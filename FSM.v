==> flow/design.v <==
`timescale 1s/1ms
module traffic_contoller(input clock,reset,pedestrain_north_input, pedestrain_south_input,pedestrain_east_input,pedestrain_west_input, 
				  	   pedestrain_north_one_input, pedestrain_south_one_input,pedestrain_east_one_input,pedestrain_west_one_input,
			 output reg red_north,yellow_north,green_north,
				    red_east,yellow_east,green_east,
				    red_west,yellow_west,green_west,
				    red_north_one,yellow_north_one,green_north_one,
	    			    red_east_one,yellow_east_one,green_east_one,
				    red_west_one,yellow_west_one,green_west_one,		
			 output reg pedestrain_north,pedestrain_south,pedestrain_east,pedestrain_west,
		 		    pedestrain_north_one,pedestrain_south_one,pedestrain_east_one,pedestrain_west_one);
parameter state_north=2'b00,
	  state_east=2'b10,
	  state_west=2'b01;
reg [1:0] ns,ps;  
reg [3:0] count_north,count_east,count_west;
reg [2:0] count_north_one; 
reg temp;
always@(posedge clock)
begin
	if(reset)
		begin
		count_north<=0;count_east<=0;count_west<=0;
		count_north_one<=0;
		end
	else if (count_north==15||count_west==15||count_east==15)
		begin
		count_north<=0;count_east<=0;count_west<=0;
		end
	else
		begin
		case (ps)
		state_north:	begin
					count_north<=count_north+1'b1;
					if(count_north>=5 && count_north<=12)
					                   count_north_one<=count_north_one+1'b1;
					else		   
							   count_north_one<=0;
				end
		state_west:	begin
					count_west<=count_west+1'b1;
				end
		state_east:	begin
					count_east<=count_east+1'b1;
				end
		endcase
		end
end
always@(posedge clock) 
begin
	if(reset)
		ps<=state_north;	
	else
	begin
		ps<=ns;
	end
end
always@(*)   
begin
	case(ps)
	state_north:if(count_north==15) ns=state_west;
		    else ns=state_north;
	state_west: if(count_west==15) ns=state_east;
		    else ns=state_west;
	state_east: if(count_east==15) ns=state_north;
		    else ns=state_east;
	default: ns=state_north;
	endcase
end
always@(posedge clock)
begin
	if(reset)
		begin
				red_north<=0;yellow_north<=0;green_north<=0;
				red_east<=0;yellow_east<=0;green_east<=0;
				red_west<=0;yellow_west<=0;green_west<=0;
				red_north_one<=0;yellow_north_one<=0;green_north_one<=0;
				red_east_one<=0;yellow_east_one<=0;green_east_one<=0;
				red_west_one<=0;yellow_west_one<=0;green_west_one<=0;
				pedestrain_north<=0;pedestrain_south<=0;pedestrain_east<=0;pedestrain_west<=0;
				pedestrain_north_one<=0;pedestrain_south_one<=0;pedestrain_east_one<=0;pedestrain_west_one<=0;
		end
	else
	begin	
	case(ps)
		state_north:
		begin
		    red_north<=1;red_east<=1;red_west<=1;
		    yellow_north<=0;yellow_east<=0;yellow_west<=0;
		    green_north<=0;green_east<=0;green_west<=0;
		    red_north_one<=1;yellow_north_one<=0;green_north_one<=0;
		    red_east_one<=1;yellow_east_one<=0;green_east_one<=0;
		    red_west_one<=1;yellow_west_one<=0;green_west_one<=0;
		  		 if(count_north>=0&&count_north<=2) 
				 	begin 
			   		red_north<=1;yellow_north<=0;green_north<=0;
					red_north_one<=1;yellow_north_one<=0;green_north_one<=0;
					end
				 else
					temp<=1'bz;
				 if(count_north>=2&&count_north<=4)
					begin
					red_north<=0;yellow_north<=1;green_north<=0;
					end
				 else
					temp<=1'bz;
				if(count_north>=4 && count_north<=11)
					begin
					green_north<=1;yellow_north<=0;red_north<=0;
					end
					else
						temp<=1'bz;
				if(count_north>=11 && count_north<=13)
					begin
					green_north<=0;yellow_north<=1;red_north<=0;
					end
				else
					temp<=1'bz;
				if(count_north>=13 && count_north<=15)
					begin
					yellow_north<=0;red_north<=1;green_north<=0;
					red_north_one<=1;
					end
				else
					temp<=1'bz;
				if(red_west && pedestrain_west_input && green_north )  
					begin
					pedestrain_west<=1;
				        end
				else
					pedestrain_west<=0;
				if(red_east && pedestrain_east_input && green_north )
					begin
					pedestrain_east<=1;
					end
				else
					pedestrain_east<=0;
				if(red_west_one && pedestrain_west_one_input && green_north_one )  
					begin
					pedestrain_west_one<=1;
				        end
				else
					pedestrain_west_one<=0;
				if(red_east_one && pedestrain_east_one_input && green_north_one )
					begin
					pedestrain_east_one<=1;
					end
				else
					pedestrain_east_one<=0;
				if(count_north>=5 && count_north<=12)
				begin
					if(count_north_one>=0 && count_north_one<2)
						begin
						red_north_one<=0;yellow_north_one<=1;green_north_one<=0;
						end
					else
					        temp<=1'bz;					
					if(count_north_one>=2 && count_north_one<5)
						begin
						red_north_one<=0;yellow_north_one<=0;green_north_one<=1;
						end
					else
						temp<=1'bz;
					if(count_north_one>=5 && count_north_one<7)
						begin
						red_north_one<=0;yellow_north_one<=1;green_north_one<=0;
						end
					else
						temp<=1'bz;
				end
				else
					temp<=1'bz;
		end
		state_west:
		begin
		 red_north<=1;red_east<=1;red_west<=1;
		 yellow_north<=0;yellow_east<=0;yellow_west<=0;
		 green_north<=0;green_east<=0;green_west<=0;
		 red_north_one<=1;yellow_north_one<=0;green_north_one<=0;
		 red_east_one<=1;yellow_east_one<=0;green_east_one<=0;
		 red_west_one<=1;yellow_west_one<=0;green_west_one<=0;
		  		 if(count_west>=0&&count_west<=2) 
				 	begin 
			   		red_west<=1;yellow_west<=0;green_west<=0;
					red_west_one<=1;yellow_west_one<=0;green_west_one<=0;
			   		end
				 else
					temp<=1'bz;
				 if(count_west>=2&&count_west<=4)
					begin
					red_west<=0;yellow_west<=1;green_west<=0;
					red_west_one<=0;yellow_west_one<=1;green_west_one<=0;
					end
				 else
					temp<=1'bz;
				if(count_west>=4 && count_west<=11)
					begin
					green_west<=1;yellow_west<=0;red_west<=0;
					red_west_one<=0;yellow_west_one<=0;green_west_one<=1;
					end
					else
						temp<=1'bz;
				if(count_west>=11 && count_west<=13)
					begin
					green_west<=0;yellow_west<=1;red_west<=0;
					red_west_one<=0;yellow_west_one<=1;green_west_one<=0;
					end
				else
					temp<=1'bz;
				if(count_west>=13 && count_west<=15)
					begin
					yellow_west<=0;red_west<=1;green_west<=0;
					red_west_one<=1;yellow_west_one<=0;green_west_one<=0;
					end
				else
					temp<=1'bz;
				if(red_north && pedestrain_north_input && green_west)	 
					pedestrain_north<=1;
				else
					pedestrain_north<=0;
				if(red_north && pedestrain_south_input && green_west)
					pedestrain_south<=1;
				else
					pedestrain_south<=0;
				if(red_north_one && pedestrain_north_one_input && green_west_one)	 
					pedestrain_north_one<=1;
				else
					pedestrain_north_one<=0;
				if(red_north_one && pedestrain_south_one_input && green_west_one)
					pedestrain_south_one<=1;
				else
					pedestrain_south_one<=0;
         	end
		state_east:
		begin
		    red_north<=1;red_east<=1;red_west<=1;
		    yellow_north<=0;yellow_east<=0;yellow_west<=0;
		    green_north<=0;green_east<=0;green_west<=0;
		 red_north_one<=1;yellow_north_one<=0;green_north_one<=0;
		 red_east_one<=1;yellow_east_one<=0;green_east_one<=0;
		 red_west_one<=1;yellow_west_one<=0;green_west_one<=0;
		  		 if(count_east>=0&&count_east<=2) 
				 	begin 
			   		red_east<=1;yellow_east<=0;green_east<=0;
					red_east_one<=1;yellow_east_one<=0;green_east_one<=0;
			   		end
				 else
					temp<=1'bz;
				 if(count_east>=2&&count_east<=4)
					begin
					red_east<=0;yellow_east<=1;green_east<=0;
					red_east_one<=0;yellow_east_one<=1;green_east_one<=0;
					end
				 else
					temp<=1'bz;
				if(count_east>=4 && count_east<=11)
					begin
					green_east<=1;yellow_east<=0;red_east<=0;
				        red_east_one<=0;yellow_east_one<=0;green_east_one<=1;
					end
					else
						temp<=1'bz;
				if(count_east>=11 && count_east<=13)
					begin
					green_east<=0;yellow_east<=1;red_east<=0;
					 red_east_one<=0;yellow_east_one<=1;green_east_one<=0;
					end
				else
					temp<=1'bz;
				if(count_east>=13 && count_east<=15)
					begin
					yellow_east<=0;red_east<=1;green_east<=0;
				        red_east_one<=1;yellow_east_one<=0;green_east_one<=0;
					end
				else
					temp<=1'bz;
				if(red_north && pedestrain_north_input && green_east)  
					pedestrain_north<=1;
				else
					pedestrain_north<=0;
				if(red_north && pedestrain_south_input && green_east)
					pedestrain_south<=1;
				else
					pedestrain_south<=0;
				if(red_north_one && pedestrain_north_one_input && green_east_one)  
					pedestrain_north_one<=1;
				else
					pedestrain_north_one<=0;
				if(red_north && pedestrain_south_one_input && green_east_one)
					pedestrain_south_one<=1;
				else
					pedestrain_south_one<=0;
		end
	endcase
	end
end
endmodule
# From RTL to reports: traffic_contoller
# What the tools print for traffic_contoller, step after step.
# Line numbers count from 1 in the design file above.
# Operators carry their Yosys type and port widths (W data, S select, Z words).
# Library cell names are shortened.
# Not given: --
# setup
top	traffic_contoller
clk_port	clock
lib	sky130hd
pvt_corner	tt_025C_1v80

# Elaborated design
# Yosys after proc, flatten, opt, wreduce and memory -nomap, before mapping. Memory bits, and registers merged into a memory's read port (data or address), are not among the register bits. Print and check cells are not counted.
# word_totals
reg_bits	37
out_inout_bits	26
input_bits	10
# classes
equal	5
cmp	32
bitwise	1
add_sub_neg	4
n_mux	77
n_reduce_logical	49
# op_table
op	count
$mux W1	57
$le A4 B4 Y1 const B	10
$logic_and A1 B1 Y1	37
$pmux W1 S2	16
$ge A4 B4 Y1 const B	6
$ge A4 B3 Y1 const B	4
$add A4 B1 Y4 const B	3
$ge A4 B2 Y1 const B	3
$le A4 B3 Y1 const B	3
$eq A4 B4 Y1 const B	3
$reduce_bool A2 Y1	4
$reduce_or A2 Y1	4
$lt A3 B3 Y1 const B	2
$pmux W2 S3	1
$mux W2	2
$add A3 B1 Y3 const B	1
$ge A3 B1 Y1 const B	1
$ge A3 B2 Y1 const B	1
$lt A3 B2 Y1 const B	1
$ge A3 B3 Y1 const B	1
$mux W3	1
$logic_or A1 B1 Y1	2
$eq A2 B1 Y1 const B	1
$eq A2 B2 Y1 const B	1
$logic_not A2 Y1	1
$reduce_and A2 Y1	1
$not A1 Y1	1

# Logic depth
# Yosys ltp: most cells in a row. Word level: on the elaborated netlist, between registers, memories and ports. Mapped: between sequential cells and ports; inverters and the memories' decode and read muxes count.
# logic_depth
word_depth	7
abc_area	0
ltp_mapped	6
mapped_depth_nobuf	6

# Mapped cells and area
# Yosys stat after the flow's synthesis: flattened, memories mapped to cells. It holds for the ABC_AREA given above (unset counts as 0); a run with the other value may have another netlist.
# Totals and module areas in this step are rounded.
# synth_totals
mapped_cells	237
ffs	38
mapped_area_um2	2000
# types
cell	count	type_area_um2
dfxtp_1	38	760.73
ha_1	18	225.216
nor2_1	26	97.594
a21oi_1	19	95.091
nand2_1	22	82.579
nand4_1	11	68.816
inv_1	15	56.304
buf_4	7	52.55
xnor2_1	6	52.55
xor2_1	5	43.792
or3_1	6	37.536
a32oi_1	4	35.034
mux2i_1	3	30.029
o21ai_0	6	30.029
buf_2	5	25.024
a211oi_1	3	22.522
nor3b_1	3	22.522
nand3_1	4	20.019
# Other cell types: 25; their cells: 36.

# Path before layout
# Source: OpenSTA report_checks on the synthesized netlist (no wires, ideal clock, input and output delay 20% of the period each), path of least setup slack; recovery checks are left aside. Register names are those of the netlist, which keeps one name where synthesis merged equal registers.
# synth_timing
path_kind	register -> register
startpoint	register count_north[0]
endpoint	register count_north_one[0]
path_stages	7
path_delay_ns	1.501
setup_time_ns	0.070
t_first_pin_ns	0.000
t_arrival_ns	1.431
required_time_ns	1.370
slack_ns	-0.061
clock_period_ns	1.44
period_less_setup_slack_ns	1.501
# "path_delay_ns" = arrival - input delay + setup time.
# "path_stages": output pins that drive a net of the path, with the launching flip-flop's if there is one; two outputs of one cell count as two.
# "period_less_setup_slack_ns" is the clock period less the worst setup slack; recovery checks do not enter. This is arithmetic on one report: input and output delays are still those of the set period (20% each).
# The rows between start and end are the longest chain of elaborated cells between them; the timing report does not say that the signal goes this way. Where chains are equally long, one stands for them.
# Each line given opens the expression or statement behind the cell; cells for indexed reads and writes are added by Yosys, which also makes memories of some case tables.
# At most two assigning lines are given for a register; there are more.
# synth_between
path_cell_list	dfxtp_1 > inv_1 > ha_1 > nor2b_1 > a2bb2oi_1 > or3_1 > a21oi_1
elab_chain_cells	5
cone_cells	9
classes_between	compare (2); eq/ne (1); mux (1); logic (1); reduce/logical (4)
# synth_rtl
item	line	source
from (decl)	16	reg [3:0] count_north,count_east,count_west;
from (assign)	23	count_north<=0;count_east<=0;count_west<=0;
from (assign)	34	count_north<=count_north+1'b1;
$eq A4 B4 Y1	26	else if (count_north==15||count_west==15||count_east==15)
$logic_or A1 B1 Y1 x2	26
$not A1 Y1	--
$reduce_and A2 Y1	--
to (assign)	24	count_north_one<=0;
to (assign)	36	count_north_one<=count_north_one+1'b1;
to (decl)	17	reg [2:0] count_north_one;

# Timing after layout
# From the final timing report of run A: the path of least setup slack in the routed layout; clock arrival at registers is part of the times.
# layout_timing
path_kind	register -> output
startpoint	register (no name shown)
endpoint	output port red_east_one
slack_ns	0.61
clock_period_ns	2.4
out_delay_ns	0.48
t_first_pin_ns	0.28
required_time_ns	1.92
t_arrival_ns	1.31
path_stages	2
# layout_between
path_cell_list	dfxtp_1 > clkdlybuf4s50_1
elab_chain_cells	0
cone_cells	0
cone_lines	0
# layout_rtl
item	line	source
to (decl)	8	red_east_one,yellow_east_one,green_east_one,

# Top module traffic_contoller; platform sky130hd; tools Yosys and OpenROAD; 2 stored runs in no particular order. Input and output delays are each 20% of the period that was set; the output load is 0.01 pF.
# By "period_reached_ns" is meant the clock period of the run minus its worst setup slack. This is arithmetic on one report: input and output delays are still those of the set period (20% each).
# "worst_path_allowed_less_slack_ns" means the part of the period allowed to the worst setup path (the constraints hold back 20% at inputs and 20% at outputs) less its slack; where the path has registers, the arrival times of their clocks count too.
# By "power.total_uw" is meant OpenSTA's value without simulated activity: inputs other than the clock are taken to toggle once in ten clock periods, and the tool carries that through the logic.
# Results are given in rounded form.
# Settings: - = not set for that run.
# Among the results, - means that no value is shown for the run.
run	period_ns	CORE_UTILIZATION	SETUP_SLACK_MARGIN	PLACE_DENSITY_LB_ADDON	CORE_ASPECT_RATIO	CELL_PAD_IN_SITES_DETAIL_PLACEMENT	GPL_ROUTABILITY_DRIVEN	CTS_CLUSTER_SIZE	CTS_CLUSTER_DIAMETER	MAX_ROUTING_LAYER	CAP_MARGIN	CORE_MARGIN	SLEW_MARGIN	GPL_TIMING_DRIVEN	MIN_ROUTING_LAYER	yosys_chip_area_um2	design.die.area_um2	final_cell_area_um2	layout_utilization_frac	final_setup_ws_ns	setupTns_ns	holdWs_ns	power.total_uw	period_reached_ns	worst_path_allowed_less_slack_ns	worstPathKind
run A	2.4	42	0.41	0.0	0.72	0	1	56	371	met5	20	2	20	-	-	2000	5400	2500	0.53	0.61	0.000	0.46	1200	1.789	1.31	register -> output
run B	1.16	64	0.19	0.18	0.59	1	-	-	-	-	20	2	15	1	met2	-	-	-	-	-	-	-	-	-	-	-
# Run B: incomplete, placement halted on DPL-0033
